==> flow/design.v <==
`timescale 1ns / 1ps
module traffic_light_controller(n_lights,s_lights,e_lights,w_lights,clk,rst_a);
	output reg 	[2:0] n_lights,s_lights,e_lights,w_lights; 
	input			clk;
	input			rst_a;
	reg [2:0] state;
	parameter [2:0] north	= 3'b000;
	parameter [2:0] north_y = 3'b001;
	parameter [2:0] south	= 3'b010;
	parameter [2:0] south_y	= 3'b011;
	parameter [2:0] east		= 3'b100;
	parameter [2:0] east_y	= 3'b101;
	parameter [2:0] west		= 3'b110;
	parameter [2:0] west_y	= 3'b111;
	reg [2:0] count;  
	always @(posedge clk, posedge rst_a)
		begin
			if (rst_a)
				begin
					state=north;
					count = 0;
				end
			else
				begin
					if (count == 7)  
						begin
						case (state)
							north :
							begin
								count = 0;
								state = north_y;
							end
							south :
							begin
								count = 0;
								state = south_y;
							end
							east :
							begin
								count = 0;
                        state = east_y;
							end
							west :
							begin
								count = 0;
								state = west_y;
							end
						endcase
					end
					if (count == 3)  
						begin
						case (state)						
							north_y :
							begin
								count = 0;
								state = south;
							end
							south_y :
							begin
								count = 0;
                        state = east;
							end
							east_y :
							begin
								count = 0;
                        state = west;
							end
							west_y :
							begin
								state = north;
                        count = 0;
							end
						endcase  
					end  
				count = count + 1;
			end  
	end 
	always @(state)
		begin
         case (state)
            north :
                begin
                    n_lights = 3'b001;
                    s_lights = 3'b100;
                    e_lights = 3'b100;
                    w_lights = 3'b100;
                end  
            north_y :
                begin
                    n_lights = 3'b010;
                    s_lights = 3'b100;
                    e_lights = 3'b100;
                    w_lights = 3'b100;
                end  
            south :
                begin
                    n_lights = 3'b100;
                    s_lights = 3'b001;
                    e_lights = 3'b100;
                    w_lights = 3'b100;
                end  
            south_y :
                begin
                    n_lights = 3'b100;
                    s_lights = 3'b010;
                    e_lights = 3'b100;
                    w_lights = 3'b100;
                end  
            west :
                begin
                    n_lights = 3'b100;
                    s_lights = 3'b100;
                    e_lights = 3'b100;
                    w_lights = 3'b001;
                end  
            west_y :
                begin
                    n_lights = 3'b100;
                    s_lights = 3'b100;
                    e_lights = 3'b100;
                    w_lights = 3'b010;
                end  
            east :
                begin
                    n_lights = 3'b100;
                    s_lights = 3'b100;
                    e_lights = 3'b001;
                    w_lights = 3'b100;
                end  
            east_y :
                begin
                    n_lights = 3'b100;
                    s_lights = 3'b100;
                    e_lights = 3'b010;
                    w_lights = 3'b100;
                end  
            endcase  
     end  
endmodule
Reports on traffic_light_controller --
Tool output for the design above, in the order of the flow. Line numbers count from 1 in the design file above. Operators: Yosys type, input widths -> output width; for muxes data width and select width s. Cell names lack the library's common part. Not given: --
Design: top module traffic_light_controller, clock clk, cell library sky130hd, library corner tt_025C_1v80

After elaboration --
Source: Yosys, flattened and elaborated, memories not mapped. Widths are those after wreduce; folded enables and synchronous resets count as part of the registers. Registers that Yosys merges into a memory's read port (data or address) are not register bits. Print and check cells do not count. Equal cells are merged and count once. Memory sizes are those after Yosys's memory passes, which may raise the word count (mostly to a power of two), join words into wider ones and drop unused or constant bits.
Bit counts: memory cells 1, elaborated cells 24, register bits 6, memory bits (read-only) 96
Operators by class: add/sub/neg operators 1, reduce/logical cells 3, muxes and demuxes 8, equality and inequality tests 9
Memory list:
- (no name shown) | words 8, width 12, read ports 1, write ports 0, RTL line 80 | case (state)
Operators by type and width (count):
- $pmux 3 s4 | 2
- $mux 3 | 6
- $eq 3x3->1 const B | 5
- $eq 3x2->1 const B | 3
- $reduce_or 4->1 | 2
- $add 3x1->3 const B | 1
- $eq 3x1->1 const B | 1
- $logic_not 3->1 | 1

Logic depth --
Depth = most cells in a row (Yosys ltp): at word level without a register or memory, in the mapped netlist without a sequential cell, where the memories' decode and read muxes count.
Depth: depth after elaboration 8, ABC_AREA 0, gate-level depth with buffers 9

After synthesis --
Source: synth_stat.txt of the flow (Yosys; design flattened, memories mapped). It holds for the ABC_AREA given above (unset counts as 0); a run with the other value may have another netlist.
Synthesis totals: buffers 2, mapped area 411.6 µm², flip-flop cells 6, area of sequential cells 150.1 µm², standard cells after synthesis 47
Cell types:
- dfrtp_1 | count 6, total area 150.144 µm²
- ha_1 | count 3, total area 37.536 µm²
- nor2_1 | count 8, total area 30.029 µm²
- nand2b_1 | count 4, total area 25.024 µm²
- mux2_2 | count 2, total area 22.522 µm²
- inv_1 | count 5, total area 18.768 µm²
- nand4b_1 | count 2, total area 17.517 µm²
- a31oi_1 | count 2, total area 12.512 µm²
- nand2_1 | count 3, total area 11.261 µm²
- or3_4 | count 1, total area 11.261 µm²
- o211a_1 | count 1, total area 10.01 µm²
- a31o_1 | count 1, total area 8.758 µm²
- and3b_1 | count 1, total area 8.758 µm²
- nand3b_1 | count 1, total area 7.507 µm²
- o211ai_1 | count 1, total area 7.507 µm²
- or2b_1 | count 1, total area 7.507 µm²
- or2_2 | count 1, total area 6.256 µm²
- buf_2 | count 1, total area 5.005 µm²
Other cell types: 3; their cells: 3.

Worst setup path after synthesis --
Path of least setup slack by OpenSTA after synthesis, without wires, with an ideal clock, recovery checks aside; 20% of the period is set as input and as output delay. Where synthesis merged equal registers, the netlist keeps one of their names.
Timing path after synthesis: kind reg-to-reg, from register count[1], to register count[2], clock period 2270 ps, slack 405 ps, library setup time 131 ps, delay of the path 1865 ps, driving pins on the path 10, required time 2139 ps, data arrival time 1734 ps, synthesis period reached 1865 ps
"delay of the path" = arrival - input delay + setup time. "driving pins on the path" counts driving pins, that of a launching flip-flop among them; a cell with two outputs on the path counts twice. "synthesis period reached" = period - worst setup slack (recovery checks aside). The figure is calculated, with input and output delays left at 20% of the set period. The rows between start and end are the longest chain of elaborated cells between them; the timing report does not say that the signal goes this way. Where chains are equally long, one stands for them. Each line given opens the expression or statement behind the cell; cells for indexed reads and writes are added by Yosys, which also makes memories of some case tables. At most two assigning lines are given for a register; there are more.
Between the ends, after synthesis: cells stage by stage dfrtp_1 -> buf_2 -> nand3_1 -> nand2_1 -> ha_1 -> or3_4 -> a31oi_1 -> ha_1 -> or2b_1 -> o211ai_1, cells in the longest elaborated chain 7, elaborated cells on any way between the ends 13, RTL lines with such cells 5, classes of those cells add/sub: 1; eq/ne: 6; mux: 5; reduce/logical: 1
Ends and longest elaborated chain, after synthesis:
- start, declared | RTL line 15 | reg [2:0] count;
- start, assigned | RTL line 21 | count = 0;
- start, assigned | RTL line 75 | count = count + 1;
- $eq 3x3->1 | RTL line 25 | if (count == 7)
- $mux 3 | RTL line 25
- $eq 3x3->1 | RTL line 52 | case (state)
- $reduce_or 4->1
- $mux 3 | RTL line 52
- $mux 3 | RTL line 50 | if (count == 3)
- $add 3x1->3 | RTL line 75
- end, assigned | RTL line 71 | count = 0;
- end, assigned | RTL line 75
- end, declared | RTL line 15

Path in the finished layout --
Path of least setup slack in the final report of job 1 (OpenROAD, finished layout, wires in). Where an end is a register, its clock arrival counts in the times. The path's times are printed in steps of 10 ps; the period is the one set.
Timing path after layout: kind reg-to-reg, from register count[2], to register count[2], library setup time 130 ps, slack -40 ps, driving pins on the path 9, data arrival time 1890 ps, clock period 1750 ps, required time 1850 ps
The rows between start and end are the longest chain of elaborated cells between them; the timing report does not say that the signal goes this way. Where chains are equally long, one stands for them. At most two assigning lines are given for a register; there are more.
Between the ends, after layout: cells stage by stage dfrtp_1 -> nand3_4 -> nand2_4 -> ha_4 -> or3_4 -> a31oi_1 -> ha_2 -> or2b_1 -> o211ai_1, cells in the longest elaborated chain 7, elaborated cells on any way between the ends 13, RTL lines with such cells 5, classes of those cells add/sub: 1; eq/ne: 6; mux: 5; reduce/logical: 1
Ends and longest elaborated chain, after layout:
- start, declared | RTL line 15 | reg [2:0] count;
- start, assigned | RTL line 21 | count = 0;
- start, assigned | RTL line 75 | count = count + 1;
- $eq 3x3->1 | RTL line 25 | if (count == 7)
- $mux 3 | RTL line 25
- $eq 3x3->1 | RTL line 52 | case (state)
- $reduce_or 4->1
- $mux 3 | RTL line 52
- $mux 3 | RTL line 50 | if (count == 3)
- $add 3x1->3 | RTL line 75
- end, assigned | RTL line 71 | count = 0;
- end, assigned | RTL line 75
- end, declared | RTL line 15

Subject: traffic_light_controller on sky130hd, stored results

Hello all,

Measured results for traffic_light_controller: 2 stored runs of the Yosys and OpenROAD flow on sky130hd. The settings differ; the order carries no meaning. The constraints put input and output delay at 20% of the set period each and load the outputs with 0.01 pF.
"achieved clock period" means the clock period less the worst setup slack. The figure is calculated, with input and output delays left at 20% of the set period.
"power" rests on the timing tool's default activity at the inputs, not on a simulated workload.
[job 1] settings: period_ns=1.75, CORE_UTILIZATION=28, PLACE_DENSITY_LB_ADDON=0.03, HOLD_SLACK_MARGIN=0.13, CELL_PAD_IN_SITES_GLOBAL_PLACEMENT=2, ABC_AREA=0, MIN_ROUTING_LAYER=met1, MAX_ROUTING_LAYER=met5, CAP_MARGIN=20, CORE_MARGIN=2, SLEW_MARGIN=20
[job 1] result: chip area after synthesis (Yosys) 411.6 µm², die area 1792.7 µm², standard-cell area of the final layout 660.6 µm², worst setup slack after layout -37 ps, total negative slack -37 ps, power 263.8 µW, achieved clock period 1787 ps
[job 2] settings: period_ns=1.48, CORE_UTILIZATION=34, CORE_ASPECT_RATIO=1.65, CORE_MARGIN=4, CELL_PAD_IN_SITES_GLOBAL_PLACEMENT=2, TNS_END_PERCENT=75, GPL_TIMING_DRIVEN=1, GPL_ROUTABILITY_DRIVEN=1, CTS_CLUSTER_SIZE=24, MIN_ROUTING_LAYER=met2, CAP_MARGIN=20, SLEW_MARGIN=20
[job 2] result: did not finish, floorplanning stopped with PDN-0185

Thanks
